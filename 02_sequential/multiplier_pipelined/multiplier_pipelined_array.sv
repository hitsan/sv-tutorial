==> flow/design.v <==
`timescale 1ns / 100ps
package alu_pkg;
  typedef enum logic [3:0] {
    ALU_ADD  = 4'b0000,
    ALU_SUB  = 4'b0001,
    ALU_AND  = 4'b0010,
    ALU_OR   = 4'b0011,
    ALU_XOR  = 4'b0100,
    ALU_SLL  = 4'b0101,
    ALU_SRL  = 4'b0110,
    ALU_SRA  = 4'b0111,
    ALU_SLT  = 4'b1000,
    ALU_SLTU = 4'b1001
  } alu_op_t;
endpackage
`timescale 1ns / 100ps
module multiplier_pipelined_array #(
    parameter  int INPUT_WIDTH  = 8,
    localparam int OUTPUT_WIDTH = INPUT_WIDTH * 2
) (
    input  logic                    clk,
    input  logic                    rst_n,
    input  logic [ INPUT_WIDTH-1:0] in0,
    input  logic [ INPUT_WIDTH-1:0] in1,
    output logic [OUTPUT_WIDTH-1:0] product
);
  logic [OUTPUT_WIDTH-1:0] sum[INPUT_WIDTH];
  always_ff @(posedge clk or negedge rst_n) begin
    if (!rst_n) begin
      for (int i = 0; i < INPUT_WIDTH; i++) begin
        sum[i] <= '0;
      end
      product <= '0;
    end else begin
      sum[0] <= OUTPUT_WIDTH'(in0) & {OUTPUT_WIDTH{in1[0]}};
      for (int i = 1; i < INPUT_WIDTH; i++) begin
        sum[i] <= sum[i-1] + ((OUTPUT_WIDTH'(in0) & {OUTPUT_WIDTH{in1[i]}}) << i);
      end
      product <= sum[INPUT_WIDTH-1];
    end
  end
endmodule : multiplier_pipelined_array
# From RTL to reports: multiplier_pipelined_array
# The steps from the RTL of multiplier_pipelined_array to its reports follow in flow order.
# Line numbers count from 1 in the design file above.
# Cell names lack the library's common part.
# A cell with - has no value.
[design]
top = "multiplier_pipelined_array"
clk_port = "clk"
cell_library = "sky130hd"
corner = "tt_025C_1v80"

# Elaborated design
# Source: Yosys, flattened and elaborated. Widths are those after wreduce; folded enables and synchronous resets count as part of the registers. Registers that Yosys merges into a memory's read port (data or address) are not register bits. Print and check cells do not count. Equal cells are merged and count once.
[word_totals]
register_bits = 144
inputBits = 18
output_inout_bits = 16
elab_cells = 24
[op_classes]
add_sub_neg = 7
logic = 8
[op_table]
columns = ["cell", "n"]
rows = [
  ["16-bit adder", 7],
  ["8-bit by 16-bit bitwise AND with 16-bit output", 1],
  ["8-bit by 15-bit bitwise AND with 15-bit output", 1],
  ["8-bit by 14-bit bitwise AND with 14-bit output", 1],
  ["8-bit by 13-bit bitwise AND with 13-bit output", 1],
  ["8-bit by 12-bit bitwise AND with 12-bit output", 1],
  ["8-bit by 11-bit bitwise AND with 11-bit output", 1],
  ["8-bit by 10-bit bitwise AND with 10-bit output", 1],
  ["8-bit by 9-bit bitwise AND with 9-bit output", 1],
]

# Depth
# Longest topological path by Yosys (ltp), each cell counted once; first at word level (registers and memories cut), then after technology mapping (sequential cells cut; the memories' decode and read muxes count).
[depth]
depth_word = 2
abc_area = 0
mapped_depth = 9
depth_no_buf = 9

# Mapped cells and area
# Source: synth_stat.txt of the flow (Yosys; design flattened, memories mapped). It holds for the ABC_AREA given above (unset counts as 0); a run with the other value may have another netlist.
# The area totals of this step are shown rounded.
[synth_totals]
stdcells = 432
area_um2 = 5300
sequential_area_um2 = 2880
flip_flops = 115
n_buf = 0
[by_type]
columns = ["type", "n", "area_total_um2"]
rows = [
  ["dfrtp_1", 115, 2877.76],
  ["ha_1", 55, 688.16],
  ["and2_1", 62, 387.872],
  ["xnor2_1", 26, 227.718],
  ["fa_1", 7, 140.134],
  ["a21oi_1", 23, 115.11],
  ["xor2_1", 13, 113.859],
  ["nor2_1", 23, 86.333],
  ["a21o_1", 8, 60.058],
  ["o21a_1", 8, 60.058],
  ["a21oi_2", 6, 52.55],
  ["inv_1", 14, 52.55],
  ["nand2_1", 14, 52.55],
  ["o21ai_0", 9, 45.043],
  ["nor2b_1", 6, 37.536],
  ["o21ai_1", 7, 35.034],
  ["o21bai_1", 4, 30.029],
  ["nor4_1", 4, 25.024],
]
# Not listed: further types 18, cells in them 28.

# Path before layout
# OpenSTA on the mapped netlist: ideal clock, no wires. The path of least setup slack (recovery checks aside). Input and output delay are each 20% of the period. Register names are those of the netlist, which keeps one name where synthesis merged equal registers.
[synth_path]
path_kind = "input port to flip-flop"
from = "input in1[6]"
to = "register sum[6][14]"
clock_period_ns = 2.04
input_delay_ns = 0.408
setup_time_ns = 0.130
t_first_pin_ns = 0.408
arrival_time_ns = 1.817
t_required_ns = 1.910
path_slack_ns = 0.093
path_delay_ns = 1.539
stages = 8
n_path_buf = 0
synth_period_reached_ns = 1.947
# "path_delay_ns" is the arrival time less input delay plus setup time.
# "stages": output pins that drive a net of the path, with the launching flip-flop's if there is one; two outputs of one cell count as two.
# "synth_period_reached_ns" = period - worst setup slack (recovery checks aside). The figure is calculated, with input and output delays left at 20% of the set period.
# Between the ends stands the longest chain of elaborated cells between them, by number of cells; it is not shown to be the way that was timed. Of several equally long chains one is given.
# Each line given opens the expression or statement behind the cell; cells for indexed reads and writes are added by Yosys, which also makes memories of some case tables.
[synth_via]
path_cell_list = "and2_1 -> ha_1 -> fa_1 -> a21o_1 -> a21oi_1 -> o21ai_1 -> nor4_1 -> a21oi_1"
elab_chain_cells = 2
cone_cells = 2
cone_lines = 1
cone_classes = "add/sub (1); logic (1)"
[synth_rtl]
columns = ["item", "line", "rtl"]
rows = [
  ["start, declared", 24, "input  logic [ INPUT_WIDTH-1:0] in1,"],
  ["8-bit by 10-bit bitwise AND with 10-bit output", 37, "sum[i] <= sum[i-1] + ((OUTPUT_WIDTH'(in0) & {OUTPUT_WIDTH{in1[i]}}) << i);"],
  ["16-bit adder", 37, ""],
  ["end, assigned", 31, "sum[i] <= '0;"],
  ["end, assigned", 37, ""],
  ["end, declared", 27, "logic [OUTPUT_WIDTH-1:0] sum[INPUT_WIDTH];"],
]

# Path in the finished layout
# From the final timing report of stored run 1: the path of least setup slack in the routed layout; clock arrival at registers is part of the times.
[layout_path]
path_kind = "input port to flip-flop"
from = "input in1[4]"
to = "register sum[4][12]"
clock_period_ns = 3.17
input_delay_ns = 0.63
setup_time_ns = 0.12
t_first_pin_ns = 0.63
arrival_time_ns = 2.91
t_required_ns = 3.46
path_slack_ns = 0.55
stages = 9
n_path_buf = 1
# Between the ends stands the longest chain of elaborated cells between them, by number of cells; it is not shown to be the way that was timed. Of several equally long chains one is given.
[layout_via]
path_cell_list = "clkdlybuf4s50_1 -> and2_1 -> ha_1 -> fa_1 -> a21o_1 -> a21oi_2 -> o21ai_1 -> nor4_1 -> a21oi_1"
elab_chain_cells = 2
cone_cells = 2
cone_lines = 1
cone_classes = "add/sub (1); logic (1)"
[layout_rtl]
columns = ["item", "line", "rtl"]
rows = [
  ["start, declared", 24, "input  logic [ INPUT_WIDTH-1:0] in1,"],
  ["8-bit by 12-bit bitwise AND with 12-bit output", 37, "sum[i] <= sum[i-1] + ((OUTPUT_WIDTH'(in0) & {OUTPUT_WIDTH{in1[i]}}) << i);"],
  ["16-bit adder", 37, ""],
  ["end, assigned", 31, "sum[i] <= '0;"],
  ["end, assigned", 37, ""],
  ["end, declared", 27, "logic [OUTPUT_WIDTH-1:0] sum[INPUT_WIDTH];"],
]

# Design multiplier_pipelined_array on sky130hd. What follows are 2 stored runs of the flow, each under its own settings; their order means nothing. The constraints put input and output delay at 20% of the set period each and load the outputs with 0.01 pF.
# "achievedPeriod_ns" means the clock period less the worst setup slack. The figure is calculated, with input and output delays left at 20% of the set period.
# "worstPathTime_ns" = time allowed to the worst setup path (clock period - input delay - output delay, where it has them) - its slack; a late launch clock adds to it, a late capture clock takes from it.
# "total_power_uw" rests on the timing tool's default activity at the inputs, not on a simulated workload.
# Measured values are rounded.

[[run]]
name = "stored run 1"
[run.settings]
period_ns = 3.17
CORE_UTILIZATION = 24
PLACE_DENSITY_LB_ADDON = 0.09
CORE_MARGIN = 7
CELL_PAD_IN_SITES_GLOBAL_PLACEMENT = 3
CELL_PAD_IN_SITES_DETAIL_PLACEMENT = 0
TNS_END_PERCENT = 50
GPL_TIMING_DRIVEN = 1
GPL_ROUTABILITY_DRIVEN = 1
CAP_MARGIN = 40
MIN_ROUTING_LAYER = "met1"
MAX_ROUTING_LAYER = "met4"
SLEW_MARGIN = 20
[run.results]
worstPathTime_ns = 1.99
worst_setup_path_type = "input port to flip-flop"
setup_ws_ns = 0.547
timing.setup.tns_ns = 0.000
achievedPeriod_ns = 2.623
total_power_uw = 5330
design_die_area_um2 = 26400
fin_util_pct = 30.3
synthArea_um2 = 5300
final_stdcell_area_um2 = 6600

[[run]]
name = "stored run 2"
[run.settings]
period_ns = 2.55
CORE_UTILIZATION = 40
PLACE_DENSITY = 0.7
TNS_END_PERCENT = 50
ABC_AREA = 1
GPL_ROUTABILITY_DRIVEN = 0
CTS_CLUSTER_SIZE = 41
MAX_ROUTING_LAYER = "met5"
CAP_MARGIN = 20
CORE_MARGIN = 2
SLEW_MARGIN = 20
[run.results]
worstPathTime_ns = 1.61
worst_setup_path_type = "input port to flip-flop"
setup_ws_ns = 0.432
timing.setup.tns_ns = 0.000
achievedPeriod_ns = 2.118
total_power_uw = 6810
design_die_area_um2 = 15600
fin_util_pct = 49.0
synthArea_um2 = 5870
final_stdcell_area_um2 = 7060
